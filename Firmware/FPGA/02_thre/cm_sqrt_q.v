==> flow/design.v <==
localparam WADDR_DEPTH = 2048;
localparam WDATA_WIDTH = 16;
localparam RADDR_DEPTH = 4096;
localparam RDATA_WIDTH = 8;
localparam FIFO_CONTROLLER = "FABRIC";
localparam FORCE_FAST_CONTROLLER = 0;
localparam IMPLEMENTATION = "EBR";
localparam WADDR_WIDTH = 11;
localparam RADDR_WIDTH = 12;
localparam REGMODE = "noreg";
localparam RESETMODE = "async";
localparam ENABLE_ALMOST_FULL_FLAG = "TRUE";
localparam ALMOST_FULL_ASSERTION = "static-single";
localparam ALMOST_FULL_ASSERT_LVL = 1500;
localparam ALMOST_FULL_DEASSERT_LVL = 1499;
localparam ENABLE_ALMOST_EMPTY_FLAG = "FALSE";
localparam ALMOST_EMPTY_ASSERTION = "static-dual";
localparam ALMOST_EMPTY_ASSERT_LVL = 1;
localparam ALMOST_EMPTY_DEASSERT_LVL = 2;
localparam ENABLE_DATA_COUNT_WR = "FALSE";
localparam ENABLE_DATA_COUNT_RD = "TRUE";
localparam FAMILY = "iCE40UP";
module cm_sqrt_q #(
    parameter DW = 32 						 
)(
    input wire clk,							 
    input wire rst_n,						 
    input wire [DW-1:0] din_i,				 
    input wire din_valid_i,					 
    output wire busy_o,						 
    output wire [(DW+(DW%2))/2-1:0] sqrt_o,	 
    output wire [DW-2:0] rem_o				 
);
localparam din_width = DW + (DW%2);
localparam iteration_number = din_width/2;
localparam icnt_width = clogb2(iteration_number);
localparam sqrt_width = iteration_number;
reg [din_width-1:0]din_reg;
reg [icnt_width-1:0]icnt;
reg [2:0]sqrt_en;
reg [sqrt_width-1:0]sqrt_data;
reg [DW-2:0]rem_data;
wire [DW:0]sqrt_l2a1 = {sqrt_data, 2'b01};
wire [DW:0]rem_a2b = {rem_data, din_reg[din_width-1:din_width-2]};
reg rem_cmp;
wire [DW-2:0]rem_next = rem_cmp ? (rem_a2b-sqrt_l2a1) : rem_a2b;
reg [DW-2:0]rem_next0;  
wire sqrt_next = rem_cmp;
localparam WAIT = 0,
           COMPARE = 1,
           ITERATE = 2;
reg busy;
always @(posedge clk or negedge rst_n) begin
    if (~rst_n) begin
        sqrt_en <= 0;
        icnt <= iteration_number-1;
         rem_next0 <= 'd0;
         busy <='d0;
         rem_cmp <='d0;
    end
    else begin
        case (sqrt_en)
            3'd0 : begin 
                if (din_valid_i) begin 
                    sqrt_en <= 2'd1;
                    icnt <= iteration_number-1;
                    din_reg <= {{(DW%2){1'b0}}, din_i}; 
                    sqrt_data <= 0;
                    rem_data <= 0;
                    busy <='d1;
                    rem_cmp <='d0;
                end
            end
3'd1:begin 
  sqrt_en <= 3'd4;
  if(rem_a2b>=sqrt_l2a1) begin 
    rem_cmp <= 1;
  end
  else 
   begin
    rem_cmp <= 0;
   end
 end
3'd4:begin 
  sqrt_en <= 2'd2;
    rem_cmp <= rem_cmp;
 end
 3'd2:begin 
   sqrt_en <= 2'd3;
  if(rem_cmp) begin 
    rem_next0 <=rem_a2b-sqrt_l2a1;
  end
  else 
   begin
    rem_next0 <=rem_a2b;
   end
 end
            3'd3 : begin 
                icnt <= icnt-1;
                din_reg <= {din_reg[din_width-3:0], 2'b00};
                sqrt_data <= {sqrt_data[sqrt_width-2:0], sqrt_next};
                rem_data <= rem_next0;
                if (icnt==0) begin 
                    sqrt_en <= 2'd0;
                    rem_next0 <= 'd0;
                    busy <='d0;
                end
                else 
                 begin 
                  sqrt_en <= 2'd1;
                  rem_next0 <= rem_next0;
                  busy <='d1;
                 end
            end
        endcase
    end
end
assign busy_o = busy;
assign sqrt_o = sqrt_data;
assign rem_o = rem_data;
function integer clogb2;
    input integer depth;
        for (clogb2=0; depth>0; clogb2=clogb2+1)
            depth = depth >> 1;
endfunction
endmodule
Reports on cm_sqrt_q

The steps from the RTL of cm_sqrt_q to its reports follow in flow order.
Lines are those of the file above, counted from 1.
Operators: Yosys type, input widths -> output width; for muxes data width and select width s.
Not given: n/a

Top: cm_sqrt_q
Clock input: clk
Library: sky130hd
Library corner: tt_025C_1v80

After elaboration

Source: Yosys, flattened and elaborated, memories not mapped. Widths are those after wreduce. Registers that Yosys merges into a memory's read port (data or address) are not register bits. Print and check cells do not count.

Register bits: 120
Input port bits: 35
Output and inout port bits: 48
Elaborated cells: 48

Add/sub/neg operators: 2
Order comparisons: 1
Equality and inequality tests: 6
Muxes and demuxes: 20
Reduce/logical cells: 11

Operator list:

| operator            | number |
| $pmux 31 s2         | 2 |
| $mux 31             | 3 |
| $pmux 32 s2         | 1 |
| $ge 33x18->1        | 1 |
| $pmux 16 s2         | 1 |
| $mux 32             | 1 |
| $sub 31x18->31      | 1 |
| $mux 16             | 1 |
| $pmux 3 s5          | 1 |
| $pmux 5 s2          | 1 |
| $reduce_and 2->1    | 4 |
| $reduce_bool 2->1   | 3 |
| $eq 3x2->1 const B  | 2 |
| $sub 5x1->5 const B | 1 |
| $logic_not 5->1     | 1 |
| $reduce_bool 5->1   | 1 |
| $mux 5              | 1 |
| $mux 1              | 5 |
| $ne 2x2->1 const B  | 2 |
| $pmux 1 s2          | 2 |
| $eq 3x1->1 const B  | 1 |
| $eq 3x3->1 const B  | 1 |
| $logic_not 3->1     | 1 |
| $reduce_and 3->1    | 1 |
| $mux 3              | 1 |

Depth

Yosys ltp: most cells in a row. Word level: on the elaborated netlist, between registers, memories and ports. Mapped: between sequential cells and ports; inverters and the memories' decode and read muxes count.

Depth in word-level cells: 3
ABC_AREA: 0
Gate-level depth with buffers: 10
Depth with buffers taken out: 9

After synthesis

The flow's flattened synthesis, as Yosys stat reports it; memories are mapped. The netlist is that of the ABC_AREA named above (0 if unset); the other value can give another one.

Mapped cells: 553
Chip area (Yosys): 0.0062085 mm²
Area of sequential cells: 0.0034546 mm²
Flip-flops: 122
Buffer cells: 24

Cells by type:

| type                      | number | area in all (µm²) |
| sky130_fd_sc_hd__edfxtp_1 | 79     | 2.37E+03 |
| sky130_fd_sc_hd__dfrtp_1  | 38     | 950.912 |
| sky130_fd_sc_hd__mux2_2   | 30     | 337.824 |
| sky130_fd_sc_hd__ha_1     | 20     | 250.24 |
| sky130_fd_sc_hd__and2_1   | 36     | 225.216 |
| sky130_fd_sc_hd__o21ai_0  | 43     | 215.206 |
| sky130_fd_sc_hd__xnor2_1  | 16     | 140.134 |
| sky130_fd_sc_hd__dfstp_2  | 5      | 131.376 |
| sky130_fd_sc_hd__nand2_1  | 35     | 131.376 |
| sky130_fd_sc_hd__a21oi_1  | 26     | 130.125 |
| sky130_fd_sc_hd__nor2_1   | 34     | 127.622 |
| sky130_fd_sc_hd__mux2i_1  | 12     | 120.115 |
| sky130_fd_sc_hd__nand3_1  | 24     | 120.115 |
| sky130_fd_sc_hd__inv_1    | 28     | 105.101 |
| sky130_fd_sc_hd__xor2_1   | 9      | 78.826 |
| sky130_fd_sc_hd__a31oi_1  | 9      | 56.304 |
| sky130_fd_sc_hd__clkbuf_1 | 15     | 56.304 |
| sky130_fd_sc_hd__nor3_1   | 8      | 40.038 |

Not listed: further types 39, cells in them 86.

Timing after synthesis

Source: OpenSTA report_checks on the synthesized netlist (no wires, ideal clock, input and output delay 20% of the period each), path of least setup slack; recovery checks are left aside. Register names are those of the netlist, which keeps one name where synthesis merged equal registers.

Path kind: input port to flip-flop
Start: input port din_valid_i
End: register din_reg[0]
Period: 7.23 ns
Input delay: 1.446 ns
Setup time: 0.446 ns
Launch time at the first pin: 1.446 ns
Arrival: 3.602 ns
Data required time: 6.784 ns
Slack: 3.183 ns
Path delay: 2.602 ns
Stages on the path: 3
Path buffers: 0
Period reached after synthesis: 4.047 ns

"path delay" is the arrival time less input delay plus setup time.
"stages on the path": output pins that drive a net of the path, with the launching flip-flop's if there is one; two outputs of one cell count as two.
"period reached after synthesis" is the clock period less the worst setup slack; recovery checks do not enter. This is arithmetic on one report: input and output delays are still those of the set period (20% each).
Between the ends stands the longest chain of elaborated cells between them, by number of cells; it is not shown to be the way that was timed. Of several equally long chains one is given.
A line is the first line of the expression or statement that the cell stems from. Yosys adds cells for indexed reads and writes and turns some case tables into memories.
The path ends at the enable pin of a flip-flop; only ways to that pin are counted.

Path through: sky130_fd_sc_hd__nand2_1 > sky130_fd_sc_hd__o21ai_1 > sky130_fd_sc_hd__and2_1
Length of the longest elaborated chain: 2
Elaborated cells between the ends (all ways): 2
Source lines of those cells: 0
Classes of those cells: 1 x eq/ne; 1 x reduce/logical

RTL lines, path post-synthesis:

| item               | RTL line | RTL |
| start: declaration | 29       | `input wire din_valid_i,` |
| $ne 2x2->1         | n/a      |  |
| $reduce_and 3->1   | n/a      |  |
| end: assignment    | 67       | `din_reg <= {{(DW%2){1'b0}}, din_i};` |
| end: assignment    | 100      | `din_reg <= {din_reg[din_width-3:0], 2'b00};` |
| end: declaration   | 38       | `reg [din_width-1:0]din_reg;` |

Path in the finished layout

Path of least setup slack in the final report of run 1 (OpenROAD, finished layout, wires in). Where an end is a register, its clock arrival counts in the times.

Path kind: flip-flop to flip-flop
Start: register sqrt_en
End: register sqrt_data[9]
Period: 6.89 ns
Setup time: 0.38 ns
Launch time at the first pin: 0.41 ns
Arrival: 3.48 ns
Data required time: 6.92 ns
Slack: 3.44 ns
Stages on the path: 5
Path buffers: 1

Where an end lacks its bit number, it is one bit of the signal, or one of the new flip-flops if synthesis recoded a state register.
Between the ends stands the longest chain of elaborated cells between them, by number of cells; it is not shown to be the way that was timed. Of several equally long chains one is given.
A register here has more assigning lines than the two given.
The path ends at the enable pin of a flip-flop; only ways to that pin are counted.

Path through: sky130_fd_sc_hd__dfrtp_2 > sky130_fd_sc_hd__buf_4 > sky130_fd_sc_hd__inv_1 > sky130_fd_sc_hd__o21ai_1 > sky130_fd_sc_hd__and2_4
Length of the longest elaborated chain: 3
Elaborated cells between the ends (all ways): 5
Source lines of those cells: 1
Classes of those cells: 2 x eq/ne; 3 x reduce/logical

RTL lines, path post-layout:

| item               | RTL line | RTL |
| start: declaration | 40       | `reg [2:0]sqrt_en;` |
| start: assignment  | 55       | `sqrt_en <= 0;` |
| start: assignment  | 65       | `sqrt_en <= 2'd1;` |
| $eq 3x2->1         | 62       | `case (sqrt_en)` |
| $reduce_bool 2->1  | n/a      |  |
| $reduce_and 3->1   | n/a      |  |
| end: assignment    | 68       | `sqrt_data <= 0;` |
| end: assignment    | 101      | `sqrt_data <= {sqrt_data[sqrt_width-2:0], sqrt_next};` |
| end: declaration   | 41       | `reg [sqrt_width-1:0]sqrt_data;` |

## Implementation results

2 stored runs of cm_sqrt_q in the flow (synthesis by Yosys, layout by OpenROAD, sky130hd cells), in arbitrary order. Constraints: input delay and output delay 20% of the set period each, output load 0.01 pF.
"clock period achieved" means the clock period less the worst setup slack. The figure is calculated, with input and output delays left at 20% of the set period.
"time used up by the worst setup path" = time allowed to the worst setup path (clock period - input delay - output delay, where it has them) - its slack; a late launch clock adds to it, a late capture clock takes from it.
"total power after layout" rests on the timing tool's default activity at the inputs, not on a simulated workload.
Among the settings, . means not set for that run.

| name                                      | run 1                  | run 2                  |
| period_ns                                 | 6.89                   | 7.65                   |
| CORE_UTILIZATION                          | 67                     | 40                     |
| SETUP_SLACK_MARGIN                        | 1.09                   | .                      |
| PLACE_DENSITY_LB_ADDON                    | 0.08                   | .                      |
| CORE_ASPECT_RATIO                         | 0.64                   | .                      |
| GPL_ROUTABILITY_DRIVEN                    | 0                      | .                      |
| CTS_CLUSTER_DIAMETER                      | 24                     | .                      |
| CAP_MARGIN                                | 20                     | 20                     |
| CORE_MARGIN                               | 2                      | 2                      |
| SLEW_MARGIN                               | 20                     | 20                     |
| synthesized cell area (mm²)               | 0.0062085              | 0.0062085              |
| overall die area (mm²)                    | 0.0100716              | 0.0165341              |
| standard-cell area after layout (mm²)     | 0.0076486              | 0.0078325              |
| utilization after routing                 | 0.84                   | 0.515                  |
| worst setup slack after layout (ns)       | 3.444                  | 4.262                  |
| total negative slack (ns)                 | 0.000                  | 0.000                  |
| lowest hold slack (ns)                    | 0.367                  | 0.358                  |
| total power after layout (W)              | 0.003547               | 0.003273               |
| clock period achieved (ns)                | 3.446                  | 3.388                  |
| time used up by the worst setup path (ns) | 3.45                   | 3.39                   |
| class of the worst setup path             | flip-flop to flip-flop | flip-flop to flip-flop |
